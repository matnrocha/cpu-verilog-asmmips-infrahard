==> flow/design.v <==
module Mult (
input wire[31:0] RegAOut,
input wire[31:0] RegBOut,
input wire clock,
input wire reset,
input wire MultCtrl,
output reg MultDone,
output reg[31:0] MultHIOut,
output reg[31:0] MultLOOut
);
reg init;
reg [6:0] counter;
reg signed [64:0] AMultCompPos;
reg signed [64:0] Multiplier;
reg signed [31:0] NegativeBTemp;
reg signed [64:0] Temp;
initial begin
	init = 1'b1;
end
always @ (posedge clock) begin
	if(reset == 1'd1) begin
		AMultCompPos[64:0] = 65'b0;
		Multiplier[64:0] = 65'b0;
		counter = 7'b0;
		init = 1'b1;
		NegativeBTemp[31:0] = 32'b0;
		Temp[64:0] = 65'b0;
		MultDone = 1'b0;
		MultHIOut[31:0] = 32'b0;
		MultLOOut[31:0] = 32'b0;
	end 
	else if(MultDone == 1'b1) begin
		AMultCompPos = {32'b0, RegAOut[31:0], 1'b0};
		Multiplier = {RegBOut[31:0], 33'b0};
		NegativeBTemp = ~RegBOut + 1'b1;
		Temp = {NegativeBTemp, 33'b0};
		counter = 7'b0;
		MultDone = 1'b0;
	end
	else if(MultCtrl == 1'd1 && init == 1'b1) begin
		AMultCompPos = {32'b0, RegAOut[31:0], 1'b0};
		Multiplier = {RegBOut[31:0], 33'b0};
		NegativeBTemp = ~RegBOut + 1'b1;
		Temp = {NegativeBTemp, 33'b0};
		counter = 7'b0;
		MultDone = 1'b0;
		init = 1'b0;
	end 
	else if(MultCtrl == 1'd1) begin
		if (counter < 7'b0100000) begin
			if(AMultCompPos[1] == AMultCompPos[0]) begin
			end
			else if (AMultCompPos[1] == 1'b1) begin
				AMultCompPos = AMultCompPos + Temp;
			end
			else if (AMultCompPos[1] == 1'b0) begin
				AMultCompPos = AMultCompPos + Multiplier;
			end
			AMultCompPos = AMultCompPos >>> 1;
			counter = counter + 1;
		end else if (counter == 7'b0100000) begin
			MultHIOut[31:0] = AMultCompPos[64:33];
			MultLOOut[31:0] = AMultCompPos[32:1];
			MultDone = 1'b1;
			init = 1'b1;
		end
	end
end
endmodule
# Reports on Mult

The steps from the RTL of Mult to its reports follow in flow order.
Lines are those of the file above, counted from 1.
Operators: Yosys type, input widths -> output width; for muxes data width and select width s.
Library cell names are shortened.
The mark n/a stands for no value.

Top: Mult
Clock port: clock
Standard-cell library: sky130hd
Timing corner: tt_025C_1v80

# Elaborated design

Yosys after proc, flatten, opt, wreduce and memory -nomap, before mapping. Memory bits, and registers merged into a memory's read port (data or address), are not among the register bits. Print and check cells are not counted. Equal cells are merged and count once.

Bits in registers: 200
Input bits: 67
Output and inout bits: 65

Add/subtract/negate cells: 4
Magnitude comparators: 1
Equality and inequality tests: 3
Mux-type cells: 15
Bitwise logic cells: 5
Reductions and logical operators: 12

Operator list:

| cell                  | number |
| $mux 65               | 6 |
| $mux 33               | 4 |
| $add 64x65->65        | 2 |
| $add 32x1->32 const B | 1 |
| $not 32->32           | 1 |
| $add 7x1->7 const B   | 1 |
| $lt 7x6->1 const B    | 1 |
| $eq 7x6->1 const B    | 1 |
| $reduce_bool 2->1     | 3 |
| $reduce_bool 3->1     | 2 |
| $reduce_and 5->1      | 1 |
| $reduce_or 5->1       | 1 |
| $mux 1                | 5 |
| $not 1->1             | 4 |
| $reduce_and 2->1      | 2 |
| $reduce_and 4->1      | 1 |
| $reduce_or 3->1       | 1 |
| $ne 2x2->1 const B    | 1 |
| $eq 1x1->1            | 1 |
| $logic_and 1x1->1     | 1 |

# Logic depth

Longest topological path by Yosys (ltp), each cell counted once; first at word level (registers and memories cut), then after technology mapping (sequential cells cut; the memories' decode and read muxes count).

Depth in word-level cells: 7
ABC_AREA: 0
Gate-level depth with buffers: 12

# Synthesis result

The flow's flattened synthesis, as Yosys stat reports it; memories are mapped. The netlist is that of the ABC_AREA named above (0 if unset); the other value can give another one.

Cells in the netlist: 1283
Cell area after synthesis: 10000.8 sq um
Sequential area: 3983.8 sq um
Flip-flop cells: 199

Cell types:

| cell     | number |
| dfxtp_1  | 199 |
| nand2_1  | 320 |
| a21oi_1  | 212 |
| ha_1     | 34 |
| mux2_2   | 31 |
| clkbuf_1 | 74 |
| nor2_1   | 71 |
| xnor2_1  | 26 |
| xor2_1   | 21 |
| o21ai_0  | 36 |
| a22oi_1  | 20 |
| nor3_1   | 26 |
| o22ai_1  | 16 |
| a211oi_1 | 10 |
| nand3_1  | 14 |
| o221ai_1 | 8 |
| a21o_1   | 9 |
| nand2b_1 | 9 |

Other cell types: 54; their cells: 147.

# Timing after synthesis

Path of least setup slack by OpenSTA after synthesis, without wires, with an ideal clock, recovery checks aside; 20% of the period is set as input and as output delay. Where synthesis merged equal registers, the netlist keeps one of their names.

Kind: reg2reg
Start point: register AMultCompPos[1]
End point: register AMultCompPos[59]
Clock period: 5.4 ns
Library setup time: 0.136 ns
Time at the first pin: 0.000 ns
Arrival: 3.039 ns
Path slack: 2.225 ns
Delay of the path: 3.175 ns
Driving pins on the path: 13
Path buffers: 3
Synthesis period reached: 3.175 ns

"delay of the path" = arrival - input delay + setup time.
"driving pins on the path": output pins that drive a net of the path, with the launching flip-flop's if there is one; two outputs of one cell count as two.
"synthesis period reached" = period - worst setup slack (recovery checks aside). The figure is calculated, with input and output delays left at 20% of the set period.
The rows between start and end are the longest chain of elaborated cells between them; the timing report does not say that the signal goes this way. Where chains are equally long, one stands for them.
A line is the first line of the expression or statement that the cell stems from. Yosys adds cells for indexed reads and writes and turns some case tables into memories.
A register here has more assigning lines than the two given.

Cell sequence: dfxtp_1 > buf_2 > buf_1 > mux2_2 > ha_1 > clkbuf_1 > a211oi_1 > nor2_1 > a2111oi_2 > a21oi_1 > a211oi_1 > o22a_1 > a31oi_1
Length of the longest elaborated chain: 3
Elaborated cells between the ends (all ways): 5
Classes of those cells: 2 x add/sub; 1 x eq/ne; 2 x mux

RTL lines, path after synthesis:

| item            | line | text |
| start, declared | 13   | `reg signed [64:0] AMultCompPos;` |
| start, assigned | 33   | `AMultCompPos = {32'b0, RegAOut[31:0], 1'b0};` |
| start, assigned | 41   | `AMultCompPos = {32'b0, RegAOut[31:0], 1'b0};` |
| $add 64x65->65  | 57   | `AMultCompPos = AMultCompPos + Multiplier;` |
| $mux 65         | 53   | `else if (AMultCompPos[1] == 1'b1) begin` |
| $mux 65         | 51   | `if(AMultCompPos[1] == AMultCompPos[0]) begin` |
| end, assigned   | 54   | `AMultCompPos = AMultCompPos + Temp;` |
| end, assigned   | 57   |  |
| end, declared   | 13   |  |

# Worst path after layout

From the final timing report of flow run 2: the path of least setup slack in the routed layout; clock arrival at registers is part of the times.

Kind: reg2reg
Start point: register AMultCompPos[1]
End point: register AMultCompPos[62]
Clock period: 2.45 ns
Library setup time: 0.12 ns
Time at the first pin: 0.44 ns
Arrival: 3.11 ns
Path slack: -0.35 ns
Driving pins on the path: 14
Path buffers: 4

The rows between start and end are the longest chain of elaborated cells between them; the timing report does not say that the signal goes this way. Where chains are equally long, one stands for them.
A register here has more assigning lines than the two given.

Cell sequence: dfxtp_4 > buf_4 > buf_4 > mux2_4 > fa_2 > a21oi_2 > o211ai_1 > a21oi_2 > buf_6 > o211ai_1 > buf_4 > nand2_4 > mux2i_1 > o32ai_1
Length of the longest elaborated chain: 3
Elaborated cells between the ends (all ways): 5
Classes of those cells: 2 x add/sub; 1 x eq/ne; 2 x mux

RTL lines, path post-layout:

| item            | line | text |
| start, declared | 13   | `reg signed [64:0] AMultCompPos;` |
| start, assigned | 33   | `AMultCompPos = {32'b0, RegAOut[31:0], 1'b0};` |
| start, assigned | 41   | `AMultCompPos = {32'b0, RegAOut[31:0], 1'b0};` |
| $add 64x65->65  | 57   | `AMultCompPos = AMultCompPos + Multiplier;` |
| $mux 65         | 53   | `else if (AMultCompPos[1] == 1'b1) begin` |
| $mux 65         | 51   | `if(AMultCompPos[1] == AMultCompPos[0]) begin` |
| end, assigned   | 54   | `AMultCompPos = AMultCompPos + Temp;` |
| end, assigned   | 57   |  |
| end, declared   | 13   |  |

--- measured runs ---
Module Mult, platform sky130hd: 2 stored runs of the flow (Yosys, OpenROAD) with differing settings, in no particular order. Input and output delays are each 20% of the period that was set; the output load is 0.01 pF.
"period achieved": clock period set for the run, less the worst setup slack. It is reckoned from that one timing run; input and output delays stay at 20% of the period that was set.
"critical setup path time": the worst setup path's part of the clock period (all of it between registers, 20% less for each end at a port) less its slack. A launch clock that arrives late makes it longer, a capture clock that arrives late makes it shorter.
Settings: -- = not set for that run.
Results: -- = not shown.

| item                                                      | flow run 1 | flow run 2 |
| period_ns                                                 | 3.11       | 2.45       |
| CORE_UTILIZATION                                          | 57         | 19         |
| SETUP_SLACK_MARGIN                                        | -0.0       | -0.06      |
| PLACE_DENSITY                                             | 0.81       | 0.79       |
| CORE_ASPECT_RATIO                                         | 0.98       | --         |
| CORE_MARGIN                                               | 2          | 2          |
| CELL_PAD_IN_SITES_GLOBAL_PLACEMENT                        | 3          | 2          |
| CELL_PAD_IN_SITES_DETAIL_PLACEMENT                        | 1          | 1          |
| GPL_TIMING_DRIVEN                                         | 0          | --         |
| GPL_ROUTABILITY_DRIVEN                                    | 1          | --         |
| CTS_CLUSTER_DIAMETER                                      | 117        | --         |
| SLEW_MARGIN                                               | 15         | 20         |
| MIN_ROUTING_LAYER                                         | met2       | --         |
| CAP_MARGIN                                                | 20         | 5          |
| CTS_CLUSTER_SIZE                                          | --         | 13         |
| critical setup path time (ns)                             | --         | 2.80       |
| worst setup path kind                                     | --         | reg2reg    |
| period achieved (ns)                                      | --         | 2.795      |
| worst hold slack in the final report (ns)                 | --         | 0.455      |
| area of the standard cells in the finished layout (sq um) | --         | 14980.6    |
| worst setup slack after layout (ns)                       | --         | -0.345     |
| cell area after synthesis (sq um)                         | --         | 10000.8    |
| die footprint (sq um)                                     | --         | 54487.2    |
| setup total negative slack (ns)                           | --         | -4.703     |

Flow run 1: did not finish, placement stopped with GPL-0301
--- end ---
