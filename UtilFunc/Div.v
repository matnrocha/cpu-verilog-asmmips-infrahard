==> flow/design.v <==
module Div (
input wire[31:0] RegAOut,
input wire[31:0] RegBOut,
input wire clock,
input wire reset,
input wire DivCtrl,
output reg DivDone,
output reg Div0,
output reg[31:0] DivHIOut,
output reg[31:0] DivLOOut
);
reg init;
reg signA;
reg signB;
reg signed[31:0] regAuxA;
reg signed[31:0] regAuxB;
reg signed[31:0] counter;
initial begin
	init = 1'b1;
end
always @(posedge clock) begin
	if(reset == 1'd1) begin
			counter = 32'b0;
			init = 1'b1;
			DivHIOut = 32'b0;
			DivLOOut = 32'b0;
			Div0 = 1'b0;
			regAuxA = 32'b0;
			regAuxB = 32'b0;
			DivDone = 1'b0;
			signA = 1'b0;
			signB = 1'b0;
	end
	else if(DivCtrl == 1'd1 && init == 1'b1) begin	 
			counter = 32'b0;
			init = 1'b0;
			DivHIOut = 32'b0;
			DivLOOut = 32'b0;
			Div0 = 1'b0;
			DivDone = 1'b0;
			signA = 1'b0;
			signB = 1'b0;
			if(RegAOut[31] == 1'b1) begin
				signA = 1'b1;
				regAuxA = ~RegAOut + 1;	 
			end
			else begin
				regAuxA = RegAOut;
			end
			if(RegBOut[31] == 1'b1)begin
				signB = 1'b1;
				regAuxB = ~RegBOut + 1;
			end
			else begin
				regAuxB = RegBOut;
			end
			if(regAuxB == 32'b0) begin
				Div0 = 1'b1;
				DivDone = 1'b1;
				DivHIOut = 32'b01111111111111111111111111111111;
				DivLOOut = 32'b01111111111111111111111111111111;
			end
	end
	else if(DivCtrl == 1'd1) begin
		if(regAuxA < regAuxB) begin
			if(signA == 1'b1)begin
				DivHIOut = ~regAuxA + 1;
			end
			else begin
				DivHIOut = regAuxA;
			end
			if(signB == 1'b1 && signA == 1'b1)begin
				DivLOOut = counter;
			end
			else if(signA == 1'b1)begin
				DivLOOut = ~counter + 1;
			end
			else if(signB == 1'b1)begin
				DivLOOut = ~counter + 1;
			end
			else begin
				DivLOOut = counter;
			end
			DivDone = 1'b1;	 
		end 
		else begin
			regAuxA = regAuxA - regAuxB;
			counter = counter + 1;
		end
	end else begin
		DivDone = 1'b0;
		init = 1'b1;
	end
end
endmodule
; ---- From RTL to reports: Div
; The steps from the RTL of Div to its reports follow in flow order.
; Lines are those of the file above, counted from 1.
; The mark n/a stands for no value.
[design]
top = Div
clock_port = clock
library = sky130hd
corner = tt_025C_1v80

; ---- Elaborated design
; Yosys after proc, flatten, opt, wreduce and memory -nomap, before mapping. Memory bits, and registers merged into a memory's read port (data or address), are not among the register bits. Print and check cells are not counted. Equal cells are merged and count once.
[bits]
regBits = 165
in_bits = 67
word_cells = 60
[op_classes]
n_addsub = 6
n_cmp = 1
n_eq = 3
mux = 26
bitwise = 5
n_reduce_logical = 9
[op_table]
columns = cell, n
row1 = two-way mux 32 bit, 17
row2 = inverter 32 bit, 4
row3 = adder 32 x 2 -> 32 bit (second input constant), 3
row4 = adder 32 x 1 -> 32 bit (second input constant), 2
row5 = subtractor 32 bit, 1
row6 = < comparator 32 bit, 1
row7 = logical NOT 32 bit, 1
row8 = two-way mux 31 bit, 1
row9 = two-way mux 1 bit, 8
row10 = AND reduction 2 bit, 3
row11 = nonzero test 2 bit, 2
row12 = != test 3 x 1 -> 1 bit (second input constant), 1
row13 = logical AND 1 bit, 2
row14 = != test 2 x 1 -> 1 bit (second input constant), 1
row15 = != test 2 bit (second input constant), 1
row16 = OR reduction 2 bit, 1
row17 = inverter 1 bit, 1

; ---- Longest topological paths
; Depth = most cells in a row (Yosys ltp): at word level without a register or memory, in the mapped netlist without a sequential cell, where the memories' decode and read muxes count.
[depth]
word_depth = 8
abc_area = 0
depth_mapped = 15
depth_no_buf = 13

; ---- Netlist
; Yosys stat after the flow's synthesis: flattened, memories mapped to cells. It holds for the ABC_AREA given above (unset counts as 0); a run with the other value may have another netlist.
[mapped]
cells = 1448
synth_area_mm2 = 0.0114497
seq_area_mm2 = 0.0033032
ff_cells = 165
[by_type]
columns = cell, n, area_total_um2
row1 = sky130_fd_sc_hd__dfxtp_1, 165, 3.3E+03
row2 = sky130_fd_sc_hd__xnor2_1, 102, 893.357
row3 = sky130_fd_sc_hd__nor2_1, 197, 739.459
row4 = sky130_fd_sc_hd__xor2_1, 73, 639.363
row5 = sky130_fd_sc_hd__nand2_1, 132, 495.475
row6 = sky130_fd_sc_hd__a211oi_1, 62, 465.446
row7 = sky130_fd_sc_hd__ha_1, 37, 462.944
row8 = sky130_fd_sc_hd__o21ai_0, 69, 345.331
row9 = sky130_fd_sc_hd__clkbuf_1, 87, 326.563
row10 = sky130_fd_sc_hd__a311oi_1, 35, 306.544
row11 = sky130_fd_sc_hd__a21oi_1, 58, 290.278
row12 = sky130_fd_sc_hd__mux2i_1, 29, 290.278
row13 = sky130_fd_sc_hd__a211oi_2, 18, 225.216
row14 = sky130_fd_sc_hd__o31ai_1, 28, 210.202
row15 = sky130_fd_sc_hd__inv_1, 54, 202.694
row16 = sky130_fd_sc_hd__or3_1, 27, 168.912
row17 = sky130_fd_sc_hd__a311oi_2, 11, 165.158
row18 = sky130_fd_sc_hd__nor3_1, 25, 125.12
; Not listed: further types 50, cells in them 239.

; ---- Path before layout
; Source: OpenSTA report_checks on the synthesized netlist (no wires, ideal clock, input and output delay 20% of the period each), path of least setup slack; recovery checks are left aside. Register names are those of the netlist, which keeps one name where synthesis merged equal registers.
[synth_path]
path_kind = input -> register
startpoint = in RegBOut[0]
endpoint = reg DivHIOut[26]
clock_period_ps = 5560
setup_ps = 91
arrival_ps = 4263
setup_slack_ps = 1206
delay_ps = 3242
driving_pins = 12
n_path_buf = 3
synth_period_reached_ps = 4354
; "delay_ps" is the arrival time less input delay plus setup time.
; "driving_pins" counts driving pins, that of a launching flip-flop among them; a cell with two outputs on the path counts twice.
; "synth_period_reached_ps" = period - worst setup slack (recovery checks aside). The figure is calculated, with input and output delays left at 20% of the set period.
; The rows between start and end are the longest chain of elaborated cells between them; the timing report does not say that the signal goes this way. Where chains are equally long, one stands for them.
; Each line given opens the expression or statement behind the cell; cells for indexed reads and writes are added by Yosys, which also makes memories of some case tables.
; A register here has more assigning lines than the two given.
[synth_between]
cell_sequence = sky130_fd_sc_hd__or3_1 sky130_fd_sc_hd__or3_1 sky130_fd_sc_hd__buf_6 sky130_fd_sc_hd__or4_4 sky130_fd_sc_hd__buf_6 sky130_fd_sc_hd__or4_4 sky130_fd_sc_hd__mux2_2 sky130_fd_sc_hd__a32oi_2 sky130_fd_sc_hd__nor4_4 sky130_fd_sc_hd__nand3_4 sky130_fd_sc_hd__buf_6 sky130_fd_sc_hd__a311oi_1
elab_chain_len = 8
cells_between = 8
cone_lines = 5
classes_between = add/sub: 1; mux: 5; logic: 1; reduce/logical: 1
[synth_rtl]
columns = element, line_no
row1 = start: declaration, 3  ; input wire[31:0] RegBOut,
row2 = inverter 32 bit, 52  ; regAuxB = ~RegBOut + 1;
row3 = adder 32 x 1 -> 32 bit, 52
row4 = two-way mux 32 bit, 50  ; if(RegBOut[31] == 1'b1)begin
row5 = two-way mux 32 bit, 34  ; else if(DivCtrl == 1'd1 && init == 1'b1) begin
row6 = two-way mux 32 bit, 22  ; if(reset == 1'd1) begin
row7 = logical NOT 32 bit, 57  ; if(regAuxB == 32'b0) begin
row8 = two-way mux 31 bit, 57
row9 = two-way mux 32 bit, 34
row10 = end: assignment, 67  ; DivHIOut = ~regAuxA + 1;
row11 = end: assignment, 70  ; DivHIOut = regAuxA;
row12 = end: declaration, 9  ; output reg[31:0] DivHIOut,

; ---- Timing after layout
; Path of least setup slack in the final report of record 1 (OpenROAD, finished layout, wires in). Where an end is a register, its clock arrival counts in the times.
; The report prints the path's times to 10 ps; the period is as set.
[layout_path]
path_kind = input -> register
startpoint = in RegBOut[2]
endpoint = reg DivHIOut[8]
clock_period_ps = 3970
setup_ps = 90
arrival_ps = 4330
setup_slack_ps = -20
driving_pins = 14
n_path_buf = 5
; The rows between start and end are the longest chain of elaborated cells between them; the timing report does not say that the signal goes this way. Where chains are equally long, one stands for them.
; A register here has more assigning lines than the two given.
[layout_between]
cell_sequence = sky130_fd_sc_hd__dlygate4sd2_1 sky130_fd_sc_hd__or3_1 sky130_fd_sc_hd__or3_4 sky130_fd_sc_hd__buf_6 sky130_fd_sc_hd__buf_4 sky130_fd_sc_hd__o31ai_2 sky130_fd_sc_hd__xor2_1 sky130_fd_sc_hd__nand4_1 sky130_fd_sc_hd__or4_4 sky130_fd_sc_hd__nor4_4 sky130_fd_sc_hd__nand3_4 sky130_fd_sc_hd__buf_12 sky130_fd_sc_hd__bufbuf_16 sky130_fd_sc_hd__a211oi_4
elab_chain_len = 8
cells_between = 8
cone_lines = 5
classes_between = add/sub: 1; mux: 5; logic: 1; reduce/logical: 1
[layout_rtl]
columns = element, line_no
row1 = start: declaration, 3  ; input wire[31:0] RegBOut,
row2 = inverter 32 bit, 52  ; regAuxB = ~RegBOut + 1;
row3 = adder 32 x 1 -> 32 bit, 52
row4 = two-way mux 32 bit, 50  ; if(RegBOut[31] == 1'b1)begin
row5 = two-way mux 32 bit, 34  ; else if(DivCtrl == 1'd1 && init == 1'b1) begin
row6 = two-way mux 32 bit, 22  ; if(reset == 1'd1) begin
row7 = logical NOT 32 bit, 57  ; if(regAuxB == 32'b0) begin
row8 = two-way mux 31 bit, 57
row9 = two-way mux 32 bit, 34
row10 = end: assignment, 67  ; DivHIOut = ~regAuxA + 1;
row11 = end: assignment, 70  ; DivHIOut = regAuxA;
row12 = end: declaration, 9  ; output reg[31:0] DivHIOut,

; Top module Div; platform sky130hd; tools Yosys and OpenROAD; 2 stored runs in no particular order. Input and output delays are each 20% of the period that was set; the output load is 0.01 pF.
; "timing.achieved_period_ps" means the clock period less the worst setup slack. The figure is calculated, with input and output delays left at 20% of the set period.
; "worst_path_ps" = time allowed to the worst setup path (clock period - input delay - output delay, where it has them) - its slack; a late launch clock adds to it, a late capture clock takes from it.
; "power_total_w" rests on the timing tool's default activity at the inputs, not on a simulated workload.
; "worst_path_ps" is given in steps of 10 ps.

[record 1: settings]
period_ns = 3.97
CORE_UTILIZATION = 69
PLACE_DENSITY_LB_ADDON = 0.0
CORE_ASPECT_RATIO = 1.05
ABC_AREA = 0
GPL_ROUTABILITY_DRIVEN = 0
CTS_CLUSTER_SIZE = 34
CAP_MARGIN = 20
CORE_MARGIN = 2
SLEW_MARGIN = 20
[record 1: results]
fin_util_pct = 87.3
timing.achieved_period_ps = 3986
setup_worst_slack_ps = -16
power_total_w = 0.006428
synthArea_mm2 = 0.0114497
worst_path_ps = 3190
worst_setup_path_type = input -> register
die_area_mm2 = 0.0176406

[record 2: settings]
period_ns = 3.17
CORE_UTILIZATION = 66
PLACE_DENSITY_LB_ADDON = 0.04
HOLD_SLACK_MARGIN = 0.26
CORE_ASPECT_RATIO = 1.91
CELL_PAD_IN_SITES_GLOBAL_PLACEMENT = 2
SLEW_MARGIN = 10
MAX_ROUTING_LAYER = met4
CAP_MARGIN = 20
CORE_MARGIN = 2
[record 2: results]
outcome = did not finish, placement stopped with FLW-0024
